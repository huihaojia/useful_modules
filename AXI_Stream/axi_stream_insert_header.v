==> flow/design.v <==
module axi_stream_insert_header #(
    parameter DATA_WD = 32,
    parameter DATA_BYTE_WD = DATA_WD / 8
) (
    input                        clk,
    input                        rst_n,
    input                        valid_in,
    input   [DATA_WD-1 : 0]      data_in,
    input   [DATA_BYTE_WD-1 : 0] keep_in,
    input                        last_in,
    output                       ready_in,
    output                       valid_out,
    output  [DATA_WD-1 : 0]      data_out,
    output  [DATA_BYTE_WD-1 : 0] keep_out,
    output                       last_out,
    input                        ready_out,
    input                        valid_insert,
    input   [DATA_WD-1 : 0]      header_insert,
    input   [DATA_BYTE_WD-1 : 0] keep_insert,
    output                       ready_insert
);
    reg [DATA_WD-1 : 0] data_reg;
    reg [DATA_WD-1 : 0] data_out_reg;
    reg [DATA_WD-1 : 0] data_out_skid_reg;
    reg [DATA_BYTE_WD-1 : 0] keep_insert_reg;
    reg [DATA_BYTE_WD-1 : 0] keep_in_reg;
    reg [DATA_BYTE_WD-1 : 0] keep_out_reg;
    reg [DATA_BYTE_WD-1 : 0] keep_out_skid_reg;
    reg last_reg;
    reg last_out_reg;
    reg last_out_skid_reg;
    reg valid_out_reg;
    reg valid_out_skid_reg;
    reg valid_insert_reg;
    reg ready_reg;
    reg ready_insert_reg;
    reg working;
    wire push;
    wire data_push;
    wire data_pop;
    wire header_push;
    wire last_push;
    wire skid_push;
    wire skid_out_en;
    wire overflow;
    assign skid_out_en = ready_in && ~ready_out;
    assign data_out = skid_out_en ? data_out_skid_reg : data_out_reg;
    assign keep_out = skid_out_en ? (last_out ? keep_out_skid_reg : 4'b1111) : (last_out ? keep_out_reg : 4'b1111);
    assign last_out = skid_out_en ? last_out_skid_reg : last_out_reg;
    assign valid_out = skid_out_en ? valid_out_skid_reg : valid_out_reg;
    assign ready_in = ready_reg;
    assign ready_insert = ~working;
    assign data_pop = valid_out && ready_out;
    assign header_push = valid_insert && ready_insert;
    assign last_push = last_in && push;
    always @(posedge clk, negedge rst_n) begin
        if (!rst_n) begin
            working <= 0;
        end
        else begin
            if (header_push && push) begin
                working <= 1;
            end
            else if (last_out_reg) begin
                working <= 0;
            end
        end
    end
    reg [DATA_WD-1 : 0] shift_left_in;
    wire [DATA_WD-1 : 0] shift_left_out;
    reg [DATA_WD-1 : 0] shift_right_in;
    wire [DATA_WD-1 : 0] shift_right_out;
    wire [DATA_BYTE_WD-1 : 0] shift_sel;
    assign shift_sel = working ? keep_insert_reg : keep_insert;
    assign shift_left_out = shift_word_left(shift_left_in, shift_sel);
    assign shift_right_out = shift_word_right(shift_right_in, shift_sel);
    reg [DATA_WD-1 : 0]data_valid;
    always @(*) begin
        data_valid = valid_word(data_in, keep_in);
    end
    always @(*) begin
        if (~working) begin
            shift_left_in = header_insert;
        end
        else begin
            shift_left_in = data_reg;
        end
    end
    always @(*) begin
        if (last_reg) begin
            shift_right_in = 0;
        end
        else begin
            shift_right_in = data_valid;
        end
    end
    always @(posedge clk, negedge rst_n) begin
        if (!rst_n) begin
            data_out_reg <= 0;
            keep_insert_reg <= 0;
        end
        else begin
            if ((header_push && push) || data_push || (last_reg && working)) begin
                data_out_reg <= shift_left_out | shift_right_out;
                keep_insert_reg <= keep_insert;
            end else if (last_out_reg) begin
                data_out_reg <= 0;
            end
        end
    end
    assign push = valid_in && ready_in;
    assign data_push = push && working;
    always @(posedge clk, negedge rst_n) begin
        if (!rst_n) begin
            data_reg <= 0;
            keep_in_reg <= 0;
            keep_out_reg <= 0;
            last_reg <= 0;
        end
        else begin
            if (last_out) begin
                last_reg <= 0;
                data_reg <= 0;
                keep_in_reg <= 0;
                keep_out_reg <= 0;
            end
            else if (push) begin
                data_reg <= data_valid;
                last_reg <= last_in;
                keep_in_reg <= keep_in;
                if (last_in) begin
                    if (overflow) begin
                        keep_out_reg <= shift_keep_overflow(keep_in, keep_insert);
                    end
                    else begin
                        keep_out_reg <= shift_keep(keep_in, keep_insert);
                    end
                end
                else begin
                    keep_out_reg <= keep_in;
                end
            end
        end
    end
    always @(posedge clk, negedge rst_n) begin
        if (!rst_n) begin
            valid_out_reg <= 0;
        end
        else begin
            if (last_out) begin
                valid_out_reg <= 0;
            end
            else if (data_push || (!working && header_push && push) || (last_reg && working)) begin
                valid_out_reg <= 1;
            end
            else if ((data_pop && ready_in)) begin
                valid_out_reg <= 0;
            end
        end
    end
    always @(posedge clk, negedge rst_n) begin
        if (!rst_n) begin
            ready_reg <= 1;
        end
        else begin
            ready_reg <= ready_out;
        end
    end
    assign overflow = (shift_sel & keep_in) != 0;
    always @(posedge clk, negedge rst_n) begin
        if (!rst_n) begin
            last_out_reg <= 0;
        end
        else begin
            if (last_out && data_pop) begin
                last_out_reg <= 0;
            end
            else if (overflow) begin
                last_out_reg <= last_reg;
            end
            else begin
                last_out_reg <= last_in;
            end
        end
    end
    assign skid_push = data_push && ~ready_out;
    always @(posedge clk, negedge rst_n) begin
        if (!rst_n) begin
            data_out_skid_reg <= 0;
            keep_out_skid_reg <= 0;
            last_out_skid_reg <= 0;
            valid_out_skid_reg <= 0;
        end
        else begin
            if (skid_push) begin
                data_out_skid_reg <= data_out_reg;
                keep_out_skid_reg <= keep_out_reg;
                last_out_skid_reg <= last_out_reg;
                valid_out_skid_reg <= valid_out_reg;
            end
        end
    end
    function [DATA_WD-1 : 0] valid_word;
        input [DATA_WD-1 : 0] d_in;
        input [DATA_BYTE_WD-1 : 0] keep;
        integer i, j;
        for(i = 0; i < DATA_BYTE_WD; i = i + 1) begin
            for (j = 0; j < 8; j = j + 1) begin
                valid_word[i*8+j] = d_in[i*8+j] & keep[i];
            end
        end
    endfunction
    function [DATA_BYTE_WD-1 : 0] shift_keep_overflow;
        input [DATA_BYTE_WD-1 : 0] keep_in;
        input [DATA_BYTE_WD-1 : 0] len;
        case (len)
        4'b1111: shift_keep_overflow = keep_in;
        4'b0111: shift_keep_overflow = keep_in << 1;
        4'b0011: shift_keep_overflow = keep_in << 2;
        4'b0001: shift_keep_overflow = keep_in << 3;
        default: shift_keep_overflow = 0;
        endcase
    endfunction
    function [DATA_BYTE_WD-1 : 0] shift_keep;
        input [DATA_BYTE_WD-1 : 0] keep_in;
        input [DATA_BYTE_WD-1 : 0] len;
        case (len)
        4'b0111: shift_keep = 4'b1111;
        4'b0011: shift_keep = ($signed(keep_in)) >>> 2;
        4'b0001: shift_keep = ($signed(keep_in)) >>> 1;
        default: shift_keep = 0;
        endcase
    endfunction
    function [DATA_WD-1 : 0] shift_word_left;
        input [DATA_WD-1 : 0] d_in;
        input [DATA_BYTE_WD-1 : 0] len;
        case (len)
        4'b1111: shift_word_left = d_in;
        4'b0111: shift_word_left = d_in << 8;
        4'b0011: shift_word_left = d_in << 16;
        4'b0001: shift_word_left = d_in << 24;
        default: shift_word_left = 0;
        endcase
    endfunction
    function [DATA_WD-1 : 0] shift_word_right;
        input [DATA_WD-1 : 0] d_in;
        input [DATA_BYTE_WD-1 : 0] len;
        case (len)
        4'b1111: shift_word_right = 0;
        4'b0111: shift_word_right = d_in >> 24;
        4'b0011: shift_word_right = d_in >> 16;
        4'b0001: shift_word_right = d_in >> 8;
        default: shift_word_right = d_in;
        endcase
    endfunction
endmodule
# Reports on axi_stream_insert_header
# Tool output for the design above, in the order of the flow.
# Lines are those of the file above, counted from 1.
# A cell with - has no value.
[setup] design="axi_stream_insert_header" clock="clk" library="sky130hd" pvt_corner="tt_025C_1v80"

# After elaboration
# Yosys after proc, flatten, opt, wreduce and memory -nomap, before mapping. Memory bits, and registers merged into a memory's read port (data or address), are not among the register bits. Print and check cells are not counted. Equal cells are merged and count once.
[classes] eq_ne=8 n_mux=30 reduce_logical=22 bitwise=36
[ops] operator="case mux 32 bit (select 4 bit)" n=2
[ops] operator="2-to-1 mux 32 bit" n=7
[ops] operator="AND 1 bit" n=32
[ops] operator="bitwise OR 32 bit" n=1
[ops] operator="nonzero test 32 bit" n=1
[ops] operator="2-to-1 mux 4 bit" n=8
[ops] operator="case mux 4 bit (select 4 bit)" n=1
[ops] operator="logical AND 1 bit" n=12
[ops] operator="case mux 4 bit (select 3 bit)" n=1
[ops] operator="2-to-1 mux 1 bit" n=11
[ops] operator="== test 4 x 1 -> 1 bit (second input constant)" n=2
[ops] operator="== test 4 x 2 -> 1 bit (second input constant)" n=2
[ops] operator="== test 4 x 3 -> 1 bit (second input constant)" n=2
[ops] operator="== test 4 bit (second input constant)" n=2
[ops] operator="nonzero test 2 bit" n=3
[ops] operator="logical OR 1 bit" n=4
[ops] operator="AND 4 bit" n=1
[ops] operator="nonzero test 3 bit" n=1
[ops] operator="inverter 1 bit" n=2
[ops] operator="zero test 1 bit" n=1
[word_totals] inputBits=78 register_bits=115 out_inout_bits=40

# Depth
# Yosys ltp: most cells in a row. Word level: on the elaborated netlist, between registers, memories and ports. Mapped: between sequential cells and ports; inverters and the memories' decode and read muxes count.
[depth] word_depth=8 ABC_AREA=0 mapped_depth=9

# After synthesis
# Source: synth_stat.txt of the flow (Yosys; design flattened, memories mapped). It holds for the ABC_AREA given above (unset counts as 0); a run with the other value may have another netlist.
# The area totals of this step are shown rounded.
[types] cell="sky130_fd_sc_hd__dfrtp_1" n=114 type_area_um2=2.85E+03
[types] cell="sky130_fd_sc_hd__mux2_1" n=42 type_area_um2=472.954
[types] cell="sky130_fd_sc_hd__mux2_2" n=39 type_area_um2=439.171
[types] cell="sky130_fd_sc_hd__nand2_1" n=97 type_area_um2=364.099
[types] cell="sky130_fd_sc_hd__a21oi_1" n=71 type_area_um2=355.341
[types] cell="sky130_fd_sc_hd__mux2i_1" n=28 type_area_um2=280.269
[types] cell="sky130_fd_sc_hd__nand3_1" n=53 type_area_um2=265.254
[types] cell="sky130_fd_sc_hd__a221o_1" n=16 type_area_um2=160.154
[types] cell="sky130_fd_sc_hd__a22o_1" n=16 type_area_um2=140.134
[types] cell="sky130_fd_sc_hd__clkbuf_1" n=37 type_area_um2=138.883
[types] cell="sky130_fd_sc_hd__a221oi_1" n=15 type_area_um2=131.376
[types] cell="sky130_fd_sc_hd__o22ai_1" n=17 type_area_um2=106.352
[types] cell="sky130_fd_sc_hd__buf_2" n=18 type_area_um2=90.086
[types] cell="sky130_fd_sc_hd__a32o_1" n=8 type_area_um2=80.077
[types] cell="sky130_fd_sc_hd__a211oi_1" n=10 type_area_um2=75.072
[types] cell="sky130_fd_sc_hd__nor2_1" n=19 type_area_um2=71.318
[types] cell="sky130_fd_sc_hd__a22oi_1" n=9 type_area_um2=67.565
[types] cell="sky130_fd_sc_hd__nand3b_1" n=9 type_area_um2=67.565
# Not listed: further types 43, cells in them 114.
[mapped] mapped_cells=732 area_um2=7052 seq_area_um2=2879 buf_cells=67 flip_flops=115

# Timing after synthesis
# OpenSTA on the mapped netlist: ideal clock, no wires. The path of least setup slack (recovery checks aside). Input and output delay are each 20% of the period. Register names are those of the netlist, which keeps one name where synthesis merged equal registers.
[synth_timing] path_kind="input-to-output" start="in ready_out" end="out data_out[25]" t_arrival_ns=1.537 t_first_pin_ns=0.434 delay_ns=1.103 path_slack_ns=0.199 period_ns=2.17 driving_pins=4 out_delay_ns=0.434 n_path_buf=2 synth_period_reached_ns=1.971
# "delay_ns" is the arrival time less input delay plus setup time.
# At an output port there is no setup time.
# "driving_pins" counts driving pins, that of a launching flip-flop among them; a cell with two outputs on the path counts twice.
# "synth_period_reached_ns" = period - worst setup slack (recovery checks aside). The figure is calculated, with input and output delays left at 20% of the set period.
# Between the ends stands the longest chain of elaborated cells between them, by number of cells; it is not shown to be the way that was timed. Of several equally long chains one is given.
# A line is the first line of the expression or statement that the cell stems from. Yosys adds cells for indexed reads and writes and turns some case tables into memories.
[synth_between] path_cell_list="sky130_fd_sc_hd__nand2b_1 > sky130_fd_sc_hd__buf_2 > sky130_fd_sc_hd__buf_1 > sky130_fd_sc_hd__mux2_2" elab_chain_cells=3 cone_cells=3 cone_classes="1 x mux; 1 x logic; 1 x reduce/logical"
[synth_rtl] element="start: declaration" line_no=16 rtl="input                        ready_out,"
[synth_rtl] element="inverter 1 bit" line_no=46 rtl="assign skid_out_en = ready_in && ~ready_out;"
[synth_rtl] element="logical AND 1 bit" line_no=46
[synth_rtl] element="2-to-1 mux 32 bit" line_no=47 rtl="assign data_out = skid_out_en ? data_out_skid_reg : data_out_reg;"
[synth_rtl] element="end: declaration" line_no=13 rtl="output  [DATA_WD-1 : 0]      data_out,"

# Worst path after layout
# Path of least setup slack in the final report of stored run 2 (OpenROAD, finished layout, wires in). Where an end is a register, its clock arrival counts in the times.
[layout_timing] path_kind="reg-to-reg" start="reg working" end="reg data_out_reg[7]" driving_pins=8 path_slack_ns=-0.54 t_arrival_ns=2.61 period_ns=1.68 setup_ns=0.06 t_first_pin_ns=0.45 n_path_buf=3
# Between the ends stands the longest chain of elaborated cells between them, by number of cells; it is not shown to be the way that was timed. Of several equally long chains one is given.
# A register here has more assigning lines than the two given.
[layout_between] path_cell_list="sky130_fd_sc_hd__dfrtp_2 > sky130_fd_sc_hd__buf_12 > sky130_fd_sc_hd__buf_4 > sky130_fd_sc_hd__mux2_4 > sky130_fd_sc_hd__or4_4 > sky130_fd_sc_hd__a211oi_4 > sky130_fd_sc_hd__buf_4 > sky130_fd_sc_hd__a221o_1" elab_chain_cells=6 cone_cells=18 cone_classes="4 x eq/ne; 5 x mux; 2 x logic; 7 x reduce/logical"
[layout_rtl] element="start: declaration" line_no=37 rtl="reg working;"
[layout_rtl] element="start: assignment" line_no=58 rtl="working <= 0;"
[layout_rtl] element="start: assignment" line_no=62 rtl="working <= 1;"
[layout_rtl] element="inverter 1 bit" line_no=52 rtl="assign ready_insert = ~working;"
[layout_rtl] element="logical AND 1 bit" line_no=54 rtl="assign header_push = valid_insert && ready_insert;"
[layout_rtl] element="logical AND 1 bit" line_no=103 rtl="if ((header_push && push) || data_push || (last_reg && working)) begin"
[layout_rtl] element="logical OR 1 bit (2 in a row)" line_no=103
[layout_rtl] element="2-to-1 mux 32 bit" line_no=103
[layout_rtl] element="end: assignment" line_no=99 rtl="data_out_reg <= 0;"
[layout_rtl] element="end: assignment" line_no=104 rtl="data_out_reg <= shift_left_out | shift_right_out;"
[layout_rtl] element="end: declaration" line_no=23 rtl="reg [DATA_WD-1 : 0] data_out_reg;"

Appendix: measured runs

Flow measurements of axi_stream_insert_header on sky130hd: 2 stored runs with different settings, listed in no order. Input and output delays are each 20% of the period that was set; the output load is 0.01 pF.
"worst setup path time": the worst setup path's part of the clock period (all of it between registers, 20% less for each end at a port) less its slack. A launch clock that arrives late makes it longer, a capture clock that arrives late makes it shorter.
"power" is the tool's figure for a default switching activity; nothing was simulated.
Values from the reports are rounded here.
[stored run 1] settings: period_ns=3.2, CORE_UTILIZATION=46, SETUP_SLACK_MARGIN=-0.1, CORE_ASPECT_RATIO=1.49, CELL_PAD_IN_SITES_GLOBAL_PLACEMENT=3, ABC_AREA=1, GPL_ROUTABILITY_DRIVEN=0, CTS_CLUSTER_SIZE=28, CAP_MARGIN=0, SLEW_MARGIN=5, CORE_MARGIN=2
[stored run 1] result: did not finish, placement stopped with GPL-0301
[stored run 2] settings: period_ns=1.68, CORE_UTILIZATION=22, SETUP_SLACK_MARGIN=0.33, PLACE_DENSITY_LB_ADDON=0.09, CORE_ASPECT_RATIO=1.96, CORE_MARGIN=9, CTS_CLUSTER_DIAMETER=349, CAP_MARGIN=20, SLEW_MARGIN=20
[stored run 2] result: chip area after synthesis (Yosys) 7052 sq um, die area 39190 sq um, utilization 0.425, worst setup slack after layout -0.536 ns, total negative slack -44.07 ns, power 0.01961 W, worst setup path time 2.22 ns, worst setup path kind reg-to-reg
