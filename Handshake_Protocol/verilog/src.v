==> flow/design.v <==
module reg_valid_pip_unit (
    input clk,
    input rst,
    input valid_up,
    input [15:0] data_up,
    input ready_down,
    output wire valid_down,
    output wire [15:0] data_down,
    output wire ready_up
);
    reg valid_reg;
    reg [15:0] data_reg;
    wire push, pop;
    assign ready_up = !valid_reg | ready_down;
    assign valid_down = valid_reg;
    assign data_down = data_reg;
    assign push = valid_up & ready_up;
    assign pop = valid_reg & ready_down;
    always @ (posedge clk, negedge rst) begin
        if (!rst) begin
            data_reg <= 0;
            valid_reg <= 0;
        end
        else begin
            if (pop) begin
                data_reg <= 0;
                valid_reg <= 0;
            end
            if (push) begin
                data_reg <= data_up;
                valid_reg <= valid_up;
            end
        end
    end
endmodule
module reg_ready_pip_unit (
    input clk,
    input rst,
    input valid_up,
    input [15:0] data_up,
    input ready_down,
    output wire valid_down,
    output reg [15:0] data_down,
    output wire ready_up
);
    reg ready_reg;
    reg [15:0] data_reg;
    wire push, pop;
    assign ready_up = ready_reg;
    assign valid_down = valid_up | ~ready_reg;
    assign push = valid_up & ready_up;
    assign pop = valid_down & ready_down;
    always @ (posedge clk, negedge rst) begin
        if (!rst) begin
            data_reg <= 0;
            ready_reg <= 1;
        end
        else begin
            if(push) begin
                data_reg <= data_up;
                ready_reg <= ready_down;
            end
            if(pop) begin
                data_reg <= 0;
                ready_reg <= 1;
            end
        end
    end
    always @ (*) begin
        data_down = 0;
        if (push) begin
            data_down = data_reg;
        end
        if (pop) begin
            data_down = data_up;
        end
    end
endmodule
module reg_both_pip_unit (
    input clk,
    input rst,
    input valid_up,
    input [15:0] data_up,
    input ready_down,
    output wire valid_down,
    output wire [15:0] data_down,
    output wire ready_up
);
    wire [15:0] mid_data;
    wire mid_valid, mid_ready;
    reg_ready_pip_unit U0 (
        .clk(clk),
        .rst(rst),
        .valid_up(valid_up),
        .data_up(data_up),
        .ready_down(mid_ready),
        .valid_down(mid_valid),
        .data_down(mid_data),
        .ready_up(ready_up)
    );
    reg_valid_pip_unit U1 (
        .clk(clk),
        .rst(rst),
        .valid_up(mid_valid),
        .data_up(mid_data),
        .ready_down(ready_down),
        .valid_down(valid_down),
        .data_down(data_down),
        .ready_up(mid_ready)
    );
endmodule
module reg_both_pip_unit_my (
    input clk,
    input rst,
    input valid_up,
    input [15:0] data_up,
    input ready_down,
    output reg valid_down,
    output reg [15:0] data_down,
    output wire ready_up
);
    reg valid_reg, ready_reg;
    reg [15:0] data_reg;
    reg [15:0] buf_reg;
    wire push, pop;
    assign valid_down = valid_reg;
    assign ready_up = ready_reg;
    assign push = valid_up & ready_reg;
    assign pop = valid_reg & ready_down;
    assign data_down = (ready_down & ~ready_up) ? buf_reg : data_reg;
    always @ (posedge clk, negedge rst) begin
        if (!rst) begin
            valid_reg <= 0;
            ready_reg <= 1;
        end
        else begin
            if (push) valid_reg <= 1;
            ready_reg <= ready_down;
        end
    end
    always @ (posedge clk, negedge rst) begin
        if (!rst) begin
            data_reg <= 0;
            buf_reg <= 0;
        end
        else begin
            if (push) data_reg <= data_up;
            if (push & !ready_down) buf_reg <= data_reg;
        end
    end
endmodule
module reg_valid_pip #(
    parameter DEPTH = 6
) (
    input clk,
    input rst,
    input master_valid_in,
    input [15:0] master_data_in,
    input slave_ready_in,
    output wire master_valid_out,
    output wire [15:0] master_data_out,
    output wire slave_ready_out
);
    wire [DEPTH:0] valids, readys;
    wire [15:0] data [DEPTH: 0];
    assign valids[0] = master_valid_in;
    assign readys[DEPTH] = slave_ready_in;
    assign master_valid_out = valids[DEPTH];
    assign slave_ready_out = readys[0];
    assign data[0] = master_data_in;
    assign master_data_out = data[DEPTH];
    genvar i;
    generate
        for (i = 1; i < DEPTH+1; i = i + 1) begin
            reg_valid_pip_unit reg_valid_inst(
                .clk(clk),
                .rst(rst),
                .valid_up(valids[i-1]),
                .data_up(data[i-1]),
                .ready_down(readys[DEPTH+1-i]),
                .valid_down(valids[i]),
                .data_down(data[i]),
                .ready_up(readys[DEPTH-i])
            );
        end
    endgenerate
endmodule
module reg_ready_pip #(
    parameter DEPTH = 6
) (
    input clk,
    input rst,
    input master_valid_in,
    input [15:0] master_data_in,
    input slave_ready_in,
    output wire master_valid_out,
    output wire [15:0] master_data_out,
    output wire slave_ready_out
);
    wire [DEPTH:0] valids, readys;
    wire [15:0] data [DEPTH: 0];
    assign valids[0] = master_valid_in;
    assign readys[DEPTH] = slave_ready_in;
    assign master_valid_out = valids[DEPTH];
    assign slave_ready_out = readys[0];
    assign data[0] = master_data_in;
    assign master_data_out = data[DEPTH];
    genvar i;
    generate
        for (i = 1; i < DEPTH+1; i = i + 1) begin
            reg_ready_pip_unit reg_ready_inst(
                .clk(clk),
                .rst(rst),
                .valid_up(valids[i-1]),
                .data_up(data[i-1]),
                .ready_down(readys[i]),
                .valid_down(valids[i]),
                .data_down(data[i]),
                .ready_up(readys[i-1])
            );
        end
    endgenerate
endmodule
module reg_both_pip #(
    parameter DEPTH = 6
) (
    input clk,
    input rst,
    input master_valid_in,
    input [15:0] master_data_in,
    input slave_ready_in,
    output wire master_valid_out,
    output wire [15:0] master_data_out,
    output wire slave_ready_out
);
    wire [DEPTH:0] valids, readys;
    wire [15:0] data [DEPTH: 0];
    assign valids[0] = master_valid_in;
    assign readys[DEPTH] = slave_ready_in;
    assign master_valid_out = valids[DEPTH];
    assign slave_ready_out = readys[0];
    assign data[0] = master_data_in;
    assign master_data_out = data[DEPTH];
    genvar i;
    generate
        for (i = 1; i < DEPTH+1; i = i + 1) begin
            reg_both_pip_unit reg_both_inst(
                .clk(clk),
                .rst(rst),
                .valid_up(valids[i-1]),
                .data_up(data[i-1]),
                .ready_down(readys[i]),
                .valid_down(valids[i]),
                .data_down(data[i]),
                .ready_up(readys[i-1])
            );
        end
    endgenerate
endmodule
# Step by step through the tools: reg_ready_pip
# What the tools print for reg_ready_pip, step after step.
# Lines are those of the file above, counted from 1.
# Operators carry their Yosys type and port widths (W data, S select, Z words).
# Not given: n/a
# setup
design	reg_ready_pip
clock	clk
cell_library	sky130hd
pvt_corner	tt_025C_1v80

# Word-level counts
# Yosys after proc, flatten, opt, wreduce and memory -nomap, before mapping. Memory bits, and registers merged into a memory's read port (data or address), are not among the register bits. Print and check cells are not counted. Equal cells are merged and count once.
# bits
reg_bits	102
out_inout_bits	18
elab_cells	73
# op_classes
bitwise	19
reduce_and_logical	6
muxes	36
# op_table
cell	count
$mux W16	24
$reduce_bool A2 Y1	6
$mux W1	12
$and A1 B1 Y1	7
$or A1 B1 Y1	6
$not A1 Y1	6

# Depth
# Yosys ltp: most cells in a row. Word level: on the elaborated netlist, between registers, memories and ports. Mapped: between sequential cells and ports; inverters and the memories' decode and read muxes count.
# depth
word_depth	10
abc_area	0
mapped_depth	8
mapped_depth_nobuf	5

# Netlist
# Source: synth_stat.txt of the flow (Yosys; design flattened, memories mapped). It holds for the ABC_AREA given above (unset counts as 0); a run with the other value may have another netlist.
# The area totals of this step are shown rounded.
# by_type
type	count
sky130_fd_sc_hd__dfrtp_1	96
sky130_fd_sc_hd__a21oi_1	108
sky130_fd_sc_hd__nand2_1	105
sky130_fd_sc_hd__o21ai_0	50
sky130_fd_sc_hd__a22oi_1	31
sky130_fd_sc_hd__dfstp_2	6
sky130_fd_sc_hd__nand3_1	30
sky130_fd_sc_hd__a22o_1	16
sky130_fd_sc_hd__a32oi_1	16
sky130_fd_sc_hd__o2111ai_1	15
sky130_fd_sc_hd__buf_2	25
sky130_fd_sc_hd__clkbuf_1	33
sky130_fd_sc_hd__nor2_1	31
sky130_fd_sc_hd__o21a_1	15
sky130_fd_sc_hd__nand4_1	15
sky130_fd_sc_hd__o22ai_1	15
sky130_fd_sc_hd__o21ai_1	16
sky130_fd_sc_hd__nor3_1	15
# Not listed: further types 27, cells in them 42.
# mapped
cells	680
seqArea_um2	2600
ffs	102
area_um2	5700
# The figures by module come from a second, unflattened synthesis with its own total; it is not the netlist above.
# hier_totals
cells_unflattened	924
hier_area_um2	7400
# Rows give one instance, submodules left out.
# by_module
mod	mod_area_um2	seq_area_um2	cells	n_inst
reg_ready_pip_unit	1200	430	154	6
reg_ready_pip	0.0	0.0	0	1

# Timing after synthesis
# Path of least setup slack by OpenSTA after synthesis, without wires, with an ideal clock, recovery checks aside; 20% of the period is set as input and as output delay. Where synthesis merged equal registers, the netlist keeps one of their names.
# synth_timing
path_type	register to output
start	register genblk1[1].reg_ready_inst.ready_reg
end	output master_data_out[14]
slack_ps	11
arrival_ps	1773
delay_ps	1773
stages	8
tclk_ps	2230
launch_ps	0
synth_period_reached_ps	2219
# "delay_ps" is the arrival time less input delay plus setup time.
# A path that ends at an output port has no setup time.
# "stages": output pins that drive a net of the path, with the launching flip-flop's if there is one; two outputs of one cell count as two.
# "synth_period_reached_ps" is the clock period less the worst setup slack; recovery checks do not enter. This is arithmetic on one report: input and output delays are still those of the set period (20% each).
# The rows between start and end are the longest chain of elaborated cells between them; the timing report does not say that the signal goes this way. Where chains are equally long, one stands for them.
# Each line given opens the expression or statement behind the cell; cells for indexed reads and writes are added by Yosys, which also makes memories of some case tables.
# A register here has more assigning lines than the two given.
# synth_via
cell_sequence	sky130_fd_sc_hd__dfstp_2 > sky130_fd_sc_hd__buf_2 > sky130_fd_sc_hd__and3b_1 > sky130_fd_sc_hd__buf_2 > sky130_fd_sc_hd__and3_1 > sky130_fd_sc_hd__a31o_1 > sky130_fd_sc_hd__a311oi_2 > sky130_fd_sc_hd__a221oi_1
elab_chain_cells	9
# synth_lines
item	line	text
from (decl)	46	reg ready_reg;
from (assign)	56	ready_reg <= 1;
from (assign)	61	ready_reg <= ready_down;
$not A1 Y1	50	assign valid_down = valid_up | ~ready_reg;
$or A1 B1 Y1 (5 in a row)	50
$and A1 B1 Y1	51	assign push = valid_up & ready_up;
$mux W16	71	if (push) begin
$mux W16	74	if (pop) begin
to (decl)	197	output wire [15:0] master_data_out,

# Worst path after layout
# Path of least setup slack in the final report of flow run B (OpenROAD, finished layout, wires in). Where an end is a register, its clock arrival counts in the times.
# The report prints the path's times to 10 ps; the period is as set.
# layout_timing
path_type	register to output
start	register genblk1[3].reg_ready_inst.ready_reg
end	output master_data_out[4]
tclk_ps	2340
slack_ps	-360
launch_ps	340
arrival_ps	2240
stages	10
# The rows between start and end are the longest chain of elaborated cells between them; the timing report does not say that the signal goes this way. Where chains are equally long, one stands for them.
# A register here has more assigning lines than the two given.
# layout_via
cell_sequence	sky130_fd_sc_hd__dfstp_2 > sky130_fd_sc_hd__buf_4 > sky130_fd_sc_hd__buf_6 > sky130_fd_sc_hd__and4b_2 > sky130_fd_sc_hd__a21oi_4 > sky130_fd_sc_hd__buf_6 > sky130_fd_sc_hd__nand2_1 > sky130_fd_sc_hd__o22ai_2 > sky130_fd_sc_hd__o21a_1 > sky130_fd_sc_hd__buf_2
elab_chain_cells	7
# layout_lines
item	line	text
from (decl)	46	reg ready_reg;
from (assign)	56	ready_reg <= 1;
from (assign)	61	ready_reg <= ready_down;
$not A1 Y1	50	assign valid_down = valid_up | ~ready_reg;
$or A1 B1 Y1 (3 in a row)	50
$and A1 B1 Y1	51	assign push = valid_up & ready_up;
$mux W16	71	if (push) begin
$mux W16	74	if (pop) begin
to (decl)	197	output wire [15:0] master_data_out,

# Design reg_ready_pip on sky130hd. What follows are 2 stored runs of the flow, each under its own settings; their order means nothing. The constraints put input and output delay at 20% of the set period each and load the outputs with 0.01 pF.
# By "clock_period_reached_ps" is meant the clock period of the run minus its worst setup slack. This is arithmetic on one report: input and output delays are still those of the set period (20% each).
# "worstPathTime_ps" means the part of the period allowed to the worst setup path (the constraints hold back 20% at inputs and 20% at outputs) less its slack; where the path has registers, the arrival times of their clocks count too.
# "power_w" rests on the timing tool's default activity at the inputs, not on a simulated workload.
# "worstPathTime_ps" is given in steps of 10 ps.
# Measured values are rounded.
# Among the settings, . means not set for that run.
# Among the results, . means that no value is shown for the run.
setting or result,flow run A,flow run B
period_ns,3.24,2.34
CORE_UTILIZATION,57,40
HOLD_SLACK_MARGIN,0.14,.
CELL_PAD_IN_SITES_DETAIL_PLACEMENT,1,.
ABC_AREA,1,.
GPL_TIMING_DRIVEN,0,.
MAX_ROUTING_LAYER,met4,.
CAP_MARGIN,20,20
CORE_MARGIN,2,2
SLEW_MARGIN,20,20
SETUP_SLACK_MARGIN,.,0.25
yosys.chip_area_um2,.,5700
die_footprint_um2,.,15000
final_cell_area_um2,.,7900
post_route_util_pct,.,57
timing.setup.ws_ps,.,-360
tns_ps,.,-5300
power_w,.,0.0057
clock_period_reached_ps,.,2704
worstPathTime_ps,.,2240
worst_setup_path_type,.,register to output
# Flow run A: stopped before the end: clock tree synthesis reported DPL-0033
